==> flow/design.v <==
`timescale 1ns / 1ps
module traffic_light(
    input clk,
    input rst,
    output reg [2:0] rd1, rd1c, rd2, rd2c, rd3, rd3c, rd4, rd4c,
    output reg [3:0] count
);
    reg [3:0] p_state;
    parameter S1 = 4'd1;   
    parameter S2 = 4'd2;   
    parameter S3 = 4'd3;   
    parameter S4 = 4'd4;   
    parameter S5 = 4'd5;   
    parameter S6 = 4'd6;   
    parameter S7 = 4'd7;   
    parameter S8 = 4'd8;   
    parameter GREEN_TIME = 4'd7;
    parameter YELLOW_TIME = 4'd2;
    parameter RED = 3'b100, YELLOW = 3'b010, GREEN = 3'b001;
    always @(posedge clk or posedge rst) begin
        if (rst) begin
            p_state <= S1;
            count <= 4'd0;
        end else begin
            case (p_state)
                S1: 
                if (count == GREEN_TIME)
                    begin 
                        p_state <= S2; 
                        count <= 0; 
                    end 
                else 
                count <= count + 1;
                S2: 
                if (count == YELLOW_TIME) 
                    begin 
                        p_state <= S3; 
                        count <= 0; 
                    end 
                else 
                count <= count + 1;
                S3: 
                if (count == GREEN_TIME) 
                    begin 
                        p_state <= S4; 
                        count <= 0; 
                    end 
                else 
                count <= count + 1;
                S4: 
                if (count == YELLOW_TIME) 
                    begin 
                        p_state <= S5; 
                        count <= 0; 
                    end 
                else 
                count <= count + 1;
                S5: 
                if (count == GREEN_TIME)
                    begin 
                        p_state <= S6; 
                        count <= 0; 
                    end 
                else 
                count <= count + 1;
                S6: 
                if (count == YELLOW_TIME) 
                    begin 
                        p_state <= S7; 
                        count <= 0; 
                    end 
                else 
                count <= count + 1;
                S7: 
                if (count == GREEN_TIME) 
                    begin 
                        p_state <= S8; 
                        count <= 0; 
                    end 
                else 
                count <= count + 1;
                S8: 
                if (count == YELLOW_TIME) 
                    begin 
                        p_state <= S1;
                        count <= 0; 
                    end 
                else 
                count <= count + 1;
            endcase
        end
    end
    always @(*) begin
        rd1 = RED; rd1c = RED;
        rd2 = RED; rd2c = RED;
        rd3 = RED; rd3c = RED;
        rd4 = RED; rd4c = RED;
        case (p_state)
            S1: 
                begin 
                    rd1 = GREEN; 
                    rd1c = GREEN; 
                end
            S2: 
                begin 
                    rd1 = YELLOW; 
                    rd1c = YELLOW; 
                end
            S3: 
                begin 
                    rd3 = GREEN; 
                    rd3c = GREEN; 
                end
            S4:     
                begin 
                    rd3 = YELLOW; 
                    rd3c = YELLOW; 
                end
            S5: 
                begin 
                    rd2 = GREEN; 
                    rd2c = GREEN; 
                end
            S6: 
                begin 
                    rd2 = YELLOW; 
                    rd2c = YELLOW; 
                end
            S7: 
                begin 
                    rd4 = GREEN; 
                    rd4c = GREEN; 
                end
            S8: 
                begin 
                    rd4 = YELLOW; 
                    rd4c = YELLOW; 
                end
        endcase
    end
endmodule
======== Step by step through the tools: traffic_light ========
What the tools print for traffic_light, step after step.
Lines are those of the file above, counted from 1.
Operators carry their Yosys type and port widths (W data, S select, Z words).
Not given: -
set-up
  top ..................................... traffic_light
  clock input ............................. clk
  cell library ............................ sky130hd
  corner .................................. tt_025C_1v80

======== After elaboration ========
Yosys after proc, flatten, opt, wreduce and memory -nomap, before mapping. Memory bits, and registers merged into a memory's read port (data or address), are not among the register bits. Print and check cells are not counted. Equal cells are merged and count once.
Yosys's memory passes give these memory sizes; they may raise the number of words (mostly to a power of two), join words into wider ones and drop unused or constant bits.
storage and ports
  RAM bits ................................ 0
  bits in latches ......................... 0
  clocked read ports x word width ......... 0
  elaborated cells ........................ 38
  flip-flop bits (word level) ............. 8
  memory cells ............................ 1
  bits in read-only memories .............. 384
cells by class
  bitwise gates (word level) .............. 0
  multiply operators ...................... 0
  eq/ne operators ......................... 18
  order comparisons ....................... 0
  multiplexer cells ....................... 12
  divide/modulo/power cells ............... 0
  $add $sub $neg .......................... 1
  shift-type cells ........................ 0
  reductions and logical operators ........ 4
memories
  memory            depth  width  rd ports  write ports  RTL line  source
  (name not given)  16     24     1         0            98        case (p_state)
operator list
  operator               count
  $mux W4                10
  $pmux W4 S8            1
  $eq A4 B3 Y1 const B   5
  $ne A2 B2 Y1 const B   8
  $eq A4 B2 Y1 const B   3
  $reduce_and A9 Y1      1
  $reduce_or A4 Y1       2
  $reduce_bool A8 Y1     1
  $pmux W4 S2            1
  $add A4 B1 Y4 const B  1
  $eq A4 B1 Y1 const B   1
  $eq A4 B4 Y1 const B   1

======== Depth ========
Longest topological path by Yosys (ltp), each cell counted once; first at word level (registers and memories cut), then after technology mapping (sequential cells cut; the memories' decode and read muxes count).
depth
  depth in word-level cells ............... 3
  ABC_AREA ................................ 0
  mapped depth ............................ 7

======== After synthesis ========
Source: synth_stat.txt of the flow (Yosys; design flattened, memories mapped). It holds for the ABC_AREA given above (unset counts as 0); a run with the other value may have another netlist.
The area totals of this step are shown rounded.
cell types
  cell type                  count  area in all (µm²)
  sky130_fd_sc_hd__dfrtp_1   7      175.168
  sky130_fd_sc_hd__buf_4     12     90.086
  sky130_fd_sc_hd__ha_1      7      87.584
  sky130_fd_sc_hd__o21ai_0   9      45.043
  sky130_fd_sc_hd__and2_1    6      37.536
  sky130_fd_sc_hd__inv_1     8      30.029
  sky130_fd_sc_hd__dfstp_2   1      26.275
  sky130_fd_sc_hd__mux2_2    2      22.522
  sky130_fd_sc_hd__nand2_1   6      22.522
  sky130_fd_sc_hd__a21oi_1   4      20.019
  sky130_fd_sc_hd__or3_1     3      18.768
  sky130_fd_sc_hd__and3b_1   2      17.517
  sky130_fd_sc_hd__a221oi_2  1      15.014
  sky130_fd_sc_hd__nor2_1    4      15.014
  sky130_fd_sc_hd__a211oi_2  1      12.512
  sky130_fd_sc_hd__nor3b_2   1      12.512
  sky130_fd_sc_hd__buf_6     1      11.261
  sky130_fd_sc_hd__o41a_1    1      11.261
Other cell types: 17; their cells: 18.
synthesis totals
  mapped flip-flops ....................... 8
  standard cells after synthesis .......... 94
  buffers ................................. 14
  cell area after synthesis ............... 799.5 µm²

======== Timing after synthesis ========
OpenSTA on the mapped netlist: ideal clock, no wires. The path of least setup slack (recovery checks aside). Input and output delay are each 20% of the period. Register names are those of the netlist, which keeps one name where synthesis merged equal registers.
path post-synthesis
  path type ............................... register -> output
  start ................................... register p_state[0]
  end ..................................... output rd4c[2]
  setup slack ............................. 1,312 ps
  path buffers ............................ 1
  path delay .............................. 1,584 ps
  time at the first pin ................... 0 ps
  external output delay ................... 724 ps
  stages .................................. 6
  clock period ............................ 3,620 ps
  required time ........................... 2,896 ps
  arrival time ............................ 1,584 ps
  period reached after synthesis .......... 2,308 ps
"path delay" is the arrival time less input delay plus setup time.
A path that ends at an output port has no setup time.
"stages": output pins that drive a net of the path, with the launching flip-flop's if there is one; two outputs of one cell count as two.
"period reached after synthesis" is the clock period less the worst setup slack; recovery checks do not enter. This is arithmetic on one report: input and output delays are still those of the set period (20% each).
Between the ends stands the longest chain of elaborated cells between them, by number of cells; it is not shown to be the way that was timed. Of several equally long chains one is given.
Each line given opens the expression or statement behind the cell; cells for indexed reads and writes are added by Yosys, which also makes memories of some case tables.
A memory read counts as a cell of the chain, while the word-level depth stops at memories.
A register here has more assigning lines than the two given.
between the ends, post-synthesis
  cells stage by stage .................... sky130_fd_sc_hd__dfstp_2 > sky130_fd_sc_hd__inv_1 > sky130_fd_sc_hd__ha_1 > sky130_fd_sc_hd__and3b_1 > sky130_fd_sc_hd__a21oi_1 > sky130_fd_sc_hd__buf_4
  length of the longest elaborated chain .. 1
  elaborated cells on any way between the ends .. 1
  RTL lines with such cells ............... 1
  those cells by class .................... memory: 1
ends and longest elaborated chain, post-synthesis
  item             RTL line  source
  from (decl)      8         reg [3:0] p_state;
  from (assign)    22        p_state <= S1;
  from (assign)    29        p_state <= S2;
  $mem_v2 Z16 W24  98        case (p_state)
  to (decl)        5         output reg [2:0] rd1, rd1c, rd2, rd2c, rd3, rd3c, rd4, rd4c,

======== Timing after layout ========
From the final timing report of flow run 1: the path of least setup slack in the routed layout; clock arrival at registers is part of the times.
The path's times are printed in steps of 10 ps; the period is the one set.
path after layout
  path type ............................... register -> output
  start ................................... register p_state[0]
  end ..................................... output rd1c[0]
  time at the first pin ................... 230 ps
  arrival time ............................ 1,830 ps
  setup slack ............................. 60 ps
  stages .................................. 4
  required time ........................... 1,890 ps
  path buffers ............................ 1
  clock period ............................ 2,360 ps
  external output delay ................... 470 ps
Between the ends stands the longest chain of elaborated cells between them, by number of cells; it is not shown to be the way that was timed. Of several equally long chains one is given.
A memory read counts as a cell of the chain, while the word-level depth stops at memories.
A register here has more assigning lines than the two given.
between the ends, after layout
  cells stage by stage .................... sky130_fd_sc_hd__dfstp_2 > sky130_fd_sc_hd__ha_1 > sky130_fd_sc_hd__and2_1 > sky130_fd_sc_hd__clkdlybuf4s50_1
  length of the longest elaborated chain .. 1
  elaborated cells on any way between the ends .. 1
  RTL lines with such cells ............... 1
  those cells by class .................... memory: 1
ends and longest elaborated chain, after layout
  item             RTL line  source
  from (decl)      8         reg [3:0] p_state;
  from (assign)    22        p_state <= S1;
  from (assign)    29        p_state <= S2;
  $mem_v2 Z16 W24  98        case (p_state)
  to (decl)        5         output reg [2:0] rd1, rd1c, rd2, rd2c, rd3, rd3c, rd4, rd4c,

Lab notebook: traffic_light

Measured results for traffic_light: 2 stored runs of the Yosys and OpenROAD flow on sky130hd. The settings differ; the order carries no meaning. The constraints put input and output delay at 20% of the set period each and load the outputs with 0.01 pF.
By "clock period achieved" is meant the clock period of the run minus its worst setup slack. This is arithmetic on one report: input and output delays are still those of the set period (20% each).
"allowed time less slack (worst setup path)": the worst setup path's part of the clock period (all of it between registers, 20% less for each end at a port) less its slack. A launch clock that arrives late makes it longer, a capture clock that arrives late makes it shorter.
"power" is the tool's figure for a default switching activity; nothing was simulated.
"allowed time less slack (worst setup path)" is given in steps of 10 ps.
Results are given in rounded form.

---- flow run 1 ----
settings
  period_ns = 2.36
  CORE_UTILIZATION = 16
  PLACE_DENSITY_LB_ADDON = 0.18
  CORE_ASPECT_RATIO = 0.77
  CORE_MARGIN = 7
  CELL_PAD_IN_SITES_DETAIL_PLACEMENT = 2
  CTS_CLUSTER_DIAMETER = 369
  SLEW_MARGIN = 35
  CAP_MARGIN = 20
results
  netlist area reported by Yosys .......... 799.5 µm²
  std-cell area (final layout) ............ 1,156 µm²
  power ................................... 0.0003161 W
  allowed time less slack (worst setup path) .. 1,830 ps
  critical path kind ...................... register -> output
  clock period achieved ................... 2,299 ps
  smallest setup slack .................... 61 ps
  area inside the die boundary ............ 7,189 µm²

---- flow run 2 ----
settings
  period_ns = 2.29
  CAP_MARGIN = 20
  CORE_MARGIN = 2
  CORE_UTILIZATION = 40
  SLEW_MARGIN = 20
results
  netlist area reported by Yosys .......... 799.5 µm²
  std-cell area (final layout) ............ 1,117 µm²
  power ................................... 0.0002631 W
  allowed time less slack (worst setup path) .. 1,740 ps
  critical path kind ...................... register -> output
  clock period achieved ................... 2,198 ps
  smallest setup slack .................... 92 ps
  area inside the die boundary ............ 2,372 µm²
